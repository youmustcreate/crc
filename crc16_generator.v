==> flow/design.v <==
module crc16_generator (
    input  [95:0]     data_in_ori    ,
    input             clk            ,
    input             rst            ,
    input             start          ,
    output  reg       valid          ,
    output [15:0]     crc_16     
);
reg [15:0] crc_reg;
reg [15:0] crc_out;
wire [7:0] data_in[11:0];
generate
    genvar j;
    for (j=0;j<12;j=j+1)begin
        assign data_in[j] = data_in_ori[j*8+7:0+j*8];
    end
endgenerate
wire [7:0] data_r_0;
wire [7:0] data_r_1;
wire [7:0] data_r_2;
wire [7:0] data_r_3;
wire [7:0] data_r_4;
wire [7:0] data_r_5;
wire [7:0] data_r_6;
wire [7:0] data_r_7;
wire [7:0] data_r_8;
wire [7:0] data_r_9;
wire [7:0] data_r_10;
wire [7:0] data_r_11;
generate
    genvar i;
    for (i=0;i<8;i=i+1)begin
        assign data_r_0[7-i] =  data_in[11][i];
        assign data_r_1[7-i] =  data_in[10][i];
        assign data_r_2[7-i] =  data_in[9][i];
        assign data_r_3[7-i] =  data_in[8][i];
        assign data_r_4[7-i] =  data_in[7][i];
        assign data_r_5[7-i] =  data_in[6][i];
        assign data_r_6[7-i] =  data_in[5][i];
        assign data_r_7[7-i] =  data_in[4][i];
        assign data_r_8[7-i] =  data_in[3][i];
        assign data_r_9[7-i] =  data_in[2][i];
        assign data_r_10[7-i] = data_in[1][i];
        assign data_r_11[7-i] = data_in[0][i];
    end
endgenerate
reg  [7:0]  data   ;
reg  [7:0]  state  ;
reg  [7:0]  count  ;
always @(posedge clk or posedge rst) begin
    if (rst) begin
        state   <= 0           ;
        count   <= 0           ;
        valid   <= 0           ; 
    end else begin
        case(state)
        0:begin
            crc_reg <= 16'hFFFF ;
            if(start)begin
                state   <= 1        ;
                valid   <= 0        ;
                data    <= data_r_0 ;
                count   <= 0        ;
            end
        end
        1:begin
            count <= count + 1;
            if(count == 8)begin
                state <= 2;
                data  <= data_r_1;
                count <= 0;
            end else begin
                if ((crc_reg[15] ^ data[7]) == 1'b1) begin
                    crc_reg = {crc_reg[14:0], 1'b0} ^ 16'h8005;
                end else begin
                    crc_reg = {crc_reg[14:0], 1'b0};
                end
                data <= data << 1;
            end
        end
        2:begin
            count <= count + 1;
            if(count == 8)begin
                state <= 3;
                data  <= data_r_2;
                count <= 0;
            end else begin
                if ((crc_reg[15] ^ data[7]) == 1'b1) begin
                    crc_reg = {crc_reg[14:0], 1'b0} ^ 16'h8005;
                end else begin
                    crc_reg = {crc_reg[14:0], 1'b0};
                end
                data <= data << 1;
            end
        end
        3:begin
            count <= count + 1;
            if(count == 8)begin
                state <= 4;
                data  <= data_r_3;
                count <= 0;
            end else begin
                if ((crc_reg[15] ^ data[7]) == 1'b1) begin
                    crc_reg = {crc_reg[14:0], 1'b0} ^ 16'h8005;
                end else begin
                    crc_reg = {crc_reg[14:0], 1'b0};
                end
                data <= data << 1;
            end
        end
        4:begin
            count <= count + 1;
            if(count == 8)begin
                state <= 5;
                data  <= data_r_4;
                count <= 0;
            end else begin
                if ((crc_reg[15] ^ data[7]) == 1'b1) begin
                    crc_reg = {crc_reg[14:0], 1'b0} ^ 16'h8005;
                end else begin
                    crc_reg = {crc_reg[14:0], 1'b0};
                end
                data <= data << 1;
            end
        end
        5:begin
            count <= count + 1;
            if(count == 8)begin
                state <= 6;
                data  <= data_r_5;
                count <= 0;
            end else begin
                if ((crc_reg[15] ^ data[7]) == 1'b1) begin
                    crc_reg = {crc_reg[14:0], 1'b0} ^ 16'h8005;
                end else begin
                    crc_reg = {crc_reg[14:0], 1'b0};
                end
                data <= data << 1;
            end
        end
        6:begin
            count <= count + 1;
            if(count == 8)begin
                state <= 7;
                data  <= data_r_6;
                count <= 0;
            end else begin
                if ((crc_reg[15] ^ data[7]) == 1'b1) begin
                    crc_reg = {crc_reg[14:0], 1'b0} ^ 16'h8005;
                end else begin
                    crc_reg = {crc_reg[14:0], 1'b0};
                end
                data <= data << 1;
            end
        end
        7:begin
            count <= count + 1;
            if(count == 8)begin
                state <= 8;
                data  <= data_r_7;
                count <= 0;
            end else begin
                if ((crc_reg[15] ^ data[7]) == 1'b1) begin
                    crc_reg = {crc_reg[14:0], 1'b0} ^ 16'h8005;
                end else begin
                    crc_reg = {crc_reg[14:0], 1'b0};
                end
                data <= data << 1;
            end
        end
        8:begin
            count <= count + 1;
            if(count == 8)begin
                state <= 9;
                data  <= data_r_8;
                count <= 0;
            end else begin
                if ((crc_reg[15] ^ data[7]) == 1'b1) begin
                    crc_reg = {crc_reg[14:0], 1'b0} ^ 16'h8005;
                end else begin
                    crc_reg = {crc_reg[14:0], 1'b0};
                end
                data <= data << 1;
            end
        end
        9:begin
            count <= count + 1;
            if(count == 8)begin
                state <= 10;
                data  <= data_r_9;
                count <= 0;
            end else begin
                if ((crc_reg[15] ^ data[7]) == 1'b1) begin
                    crc_reg = {crc_reg[14:0], 1'b0} ^ 16'h8005;
                end else begin
                    crc_reg = {crc_reg[14:0], 1'b0};
                end
                data <= data << 1;
            end
        end
        10:begin
            count <= count + 1;
            if(count == 8)begin
                state <= 11;
                data  <= data_r_10;
                count <= 0;
            end else begin
                if ((crc_reg[15] ^ data[7]) == 1'b1) begin
                    crc_reg = {crc_reg[14:0], 1'b0} ^ 16'h8005;
                end else begin
                    crc_reg = {crc_reg[14:0], 1'b0};
                end
                data <= data << 1;
            end
        end
        11:begin
            count <= count + 1;
            if(count == 8)begin
                state   <= 12;
                data    <= data_r_11;
                count   <= 0;
            end else begin
                if ((crc_reg[15] ^ data[7]) == 1'b1) begin
                    crc_reg = {crc_reg[14:0], 1'b0} ^ 16'h8005;
                end else begin
                    crc_reg = {crc_reg[14:0], 1'b0};
                end
                data <= data << 1;
            end
        end
        12:begin
            count <= count + 1;
            if(count == 8)begin
                state   <= 0       ;
                crc_out <= crc_reg ;
                valid   <= 1       ;
                count   <= 0       ;
            end else begin
                if ((crc_reg[15] ^ data[7]) == 1'b1) begin
                    crc_reg = {crc_reg[14:0], 1'b0} ^ 16'h8005;
                end else begin
                    crc_reg = {crc_reg[14:0], 1'b0};
                end
                data <= data << 1;
            end
        end
        default:;
        endcase
    end
end
generate
    genvar k;
    for (k=0;k<16;k=k+1)begin
        assign crc_16[15-k] = crc_out[k];
    end
endgenerate
endmodule
Tool chain data of crc16_generator
The steps from the RTL of crc16_generator to its reports follow in flow order.
Lines are those of the file above, counted from 1.
{"block": "setup", "top": "crc16_generator", "clock": "clk", "cell_library": "sky130hd", "lib_corner": "tt_025C_1v80"}

Word-level counts
Yosys after proc, flatten, opt, wreduce and memory -nomap, before mapping. Memory bits, and registers merged into a memory's read port (data or address), are not among the register bits. Print and check cells are not counted. Equal cells are merged and count once.
{"block": "word_totals", "reg_bits": 57, "latchBits": 0, "ram_bits": 0, "rom_bits": 0, "clocked_rd_ports_x_width": 0, "n_memories": 0, "in_bits": 99, "output_inout_bits": 17, "word_cells": 85}
{"block": "classes", "add_sub_neg": 1, "multipliers": 0, "div": 0, "n_cmp": 0, "n_eq": 28, "shifts": 0, "muxes": 37, "bitwise": 3, "n_reduce_logical": 10}
{"block": "ops", "op": "8-bit 2-to-1 mux", "count": 28}
{"block": "ops", "op": "8-bit parallel mux with 13-bit select", "count": 2}
{"block": "ops", "op": "8-bit by 4-bit == test with 1-bit output with constant B", "count": 6}
{"block": "ops", "op": "8-bit by 3-bit == test with 1-bit output with constant B", "count": 4}
{"block": "ops", "op": "16-bit parallel mux with 2-bit select", "count": 1}
{"block": "ops", "op": "16-bit 2-to-1 mux", "count": 2}
{"block": "ops", "op": "2-bit inequality test with constant B", "count": 15}
{"block": "ops", "op": "8-bit by 2-bit == test with 1-bit output with constant B", "count": 2}
{"block": "ops", "op": "8-bit parallel mux with 2-bit select", "count": 1}
{"block": "ops", "op": "14-bit AND reduction", "count": 1}
{"block": "ops", "op": "13-bit nonzero test", "count": 1}
{"block": "ops", "op": "12-bit OR reduction", "count": 1}
{"block": "ops", "op": "3-bit AND reduction", "count": 3}
{"block": "ops", "op": "8-bit by 1-bit adder with 8-bit output with constant B", "count": 1}
{"block": "ops", "op": "8-bit by 1-bit == test with 1-bit output with constant B", "count": 1}
{"block": "ops", "op": "8-bit zero test", "count": 1}
{"block": "ops", "op": "4-bit AND reduction", "count": 1}
{"block": "ops", "op": "3-bit inverter", "count": 1}
{"block": "ops", "op": "2-bit AND reduction", "count": 1}
{"block": "ops", "op": "2-bit nonzero test", "count": 1}
{"block": "ops", "op": "1-bit parallel mux with 2-bit select", "count": 1}
{"block": "ops", "op": "1-bit 2-to-1 mux", "count": 2}
{"block": "ops", "op": "1-bit XOR", "count": 1}
{"block": "ops", "op": "1-bit inverter", "count": 1}

Logic depth
Longest topological path by Yosys (ltp), each cell counted once; first at word level (registers and memories cut), then after technology mapping (sequential cells cut; the memories' decode and read muxes count).
{"block": "logic_depth", "word_depth": 4, "abc_area": 0, "ltp_mapped": 8, "mapped_depth_nobuf": 7}

Synthesis result
Source: synth_stat.txt of the flow (Yosys; design flattened, memories mapped). It holds for the ABC_AREA given above (unset counts as 0); a run with the other value may have another netlist.
The area totals of this step are shown rounded.
{"block": "types", "type": "sky130_fd_sc_hd__edfxtp_1", "count": 40, "type_area_um2": 1.2E+03}
{"block": "types", "type": "sky130_fd_sc_hd__dfrtp_1", "count": 21, "type_area_um2": 525.504}
{"block": "types", "type": "sky130_fd_sc_hd__nand2_1", "count": 53, "type_area_um2": 198.941}
{"block": "types", "type": "sky130_fd_sc_hd__a22o_1", "count": 16, "type_area_um2": 140.134}
{"block": "types", "type": "sky130_fd_sc_hd__a221oi_1", "count": 15, "type_area_um2": 131.376}
{"block": "types", "type": "sky130_fd_sc_hd__nand2b_1", "count": 16, "type_area_um2": 100.096}
{"block": "types", "type": "sky130_fd_sc_hd__a222oi_1", "count": 7, "type_area_um2": 70.067}
{"block": "types", "type": "sky130_fd_sc_hd__o21ai_0", "count": 13, "type_area_um2": 65.062}
{"block": "types", "type": "sky130_fd_sc_hd__mux2i_1", "count": 6, "type_area_um2": 60.058}
{"block": "types", "type": "sky130_fd_sc_hd__clkbuf_1", "count": 13, "type_area_um2": 48.797}
{"block": "types", "type": "sky130_fd_sc_hd__a21oi_1", "count": 8, "type_area_um2": 40.038}
{"block": "types", "type": "sky130_fd_sc_hd__nor3_1", "count": 8, "type_area_um2": 40.038}
{"block": "types", "type": "sky130_fd_sc_hd__a22oi_1", "count": 5, "type_area_um2": 37.536}
{"block": "types", "type": "sky130_fd_sc_hd__nor2_1", "count": 10, "type_area_um2": 37.536}
{"block": "types", "type": "sky130_fd_sc_hd__buf_6", "count": 3, "type_area_um2": 33.782}
{"block": "types", "type": "sky130_fd_sc_hd__a31oi_1", "count": 5, "type_area_um2": 31.28}
{"block": "types", "type": "sky130_fd_sc_hd__dfstp_2", "count": 1, "type_area_um2": 26.275}
{"block": "types", "type": "sky130_fd_sc_hd__ha_1", "count": 2, "type_area_um2": 25.024}
Not listed: further types 28, cells in them 43.
{"block": "synth_totals", "cells": 285, "yosys_area_mm2": 0.00314, "seqArea_mm2": 0.00175, "flip_flops": 62, "n_buf": 19}

Timing after synthesis
Path of least setup slack by OpenSTA after synthesis, without wires, with an ideal clock, recovery checks aside; 20% of the period is set as input and as output delay. Where synthesis merged equal registers, the netlist keeps one of their names.
{"block": "synth_path", "path_kind": "register -> register", "startpoint": "reg (name not given)", "endpoint": "reg crc_reg[0]", "period_ns": 3.19, "setup_time_ns": 0.388, "t_first_pin_ns": 0.000, "arrival_ns": 2.773, "t_required_ns": 2.802, "slack_ns": 0.028, "delay_ns": 3.161, "stages": 8, "n_path_buf": 3, "synth_period_reached_ns": 3.162}
"delay_ns" = arrival - input delay + setup time.
"stages": output pins that drive a net of the path, with the launching flip-flop's if there is one; two outputs of one cell count as two.
"synth_period_reached_ns" is the clock period less the worst setup slack; recovery checks do not enter. This is arithmetic on one report: input and output delays are still those of the set period (20% each).
At most two assigning lines are given for a register; there are more.
{"block": "synth_via", "path_cell_list": "sky130_fd_sc_hd__dfrtp_1 -> sky130_fd_sc_hd__or4_4 -> sky130_fd_sc_hd__or4_4 -> sky130_fd_sc_hd__buf_6 -> sky130_fd_sc_hd__or2_1 -> sky130_fd_sc_hd__buf_6 -> sky130_fd_sc_hd__buf_6 -> sky130_fd_sc_hd__a211oi_2"}
{"block": "synth_rtl", "item": "to (assign)", "line": 74, "text": "crc_reg = {crc_reg[14:0], 1'b0} ^ 16'h8005;"}
{"block": "synth_rtl", "item": "to (assign)", "line": 76, "text": "crc_reg = {crc_reg[14:0], 1'b0};"}
{"block": "synth_rtl", "item": "to (decl)", "line": 9, "text": "reg [15:0] crc_reg;"}
Chain of elaborated cells between the ends: none given.

Lab notebook: crc16_generator

crc16_generator: 2 stored runs of the Yosys and OpenROAD flow on sky130hd. The settings differ; the order carries no meaning. The constraints put input and output delay at 20% of the set period each and load the outputs with 0.01 pF.

{"run": "flow run A", "settings": { "period_ns": 5.53, "CORE_UTILIZATION": 66, "PLACE_DENSITY": 0.8, "HOLD_SLACK_MARGIN": -0.02, "CORE_ASPECT_RATIO": 0.77, "GPL_TIMING_DRIVEN": 1, "CTS_CLUSTER_SIZE": 33, "MIN_ROUTING_LAYER": "met1", "CAP_MARGIN": 20, "CORE_MARGIN": 2, "SLEW_MARGIN": 20 }, "outcome": "stopped before the end: placement reported GPL-0301"}
{"run": "flow run B", "settings": { "period_ns": 2.11, "CORE_UTILIZATION": 53, "PLACE_DENSITY_LB_ADDON": 0.18, "CELL_PAD_IN_SITES_GLOBAL_PLACEMENT": 2, "CELL_PAD_IN_SITES_DETAIL_PLACEMENT": 1, "ABC_AREA": 1, "GPL_TIMING_DRIVEN": 0, "GPL_ROUTABILITY_DRIVEN": 1, "CTS_CLUSTER_SIZE": 87, "CTS_CLUSTER_DIAMETER": 119, "SLEW_MARGIN": 25, "MAX_ROUTING_LAYER": "met5", "CAP_MARGIN": 20, "CORE_MARGIN": 2 }, "outcome": "stopped before the end: placement reported FLW-0024"}
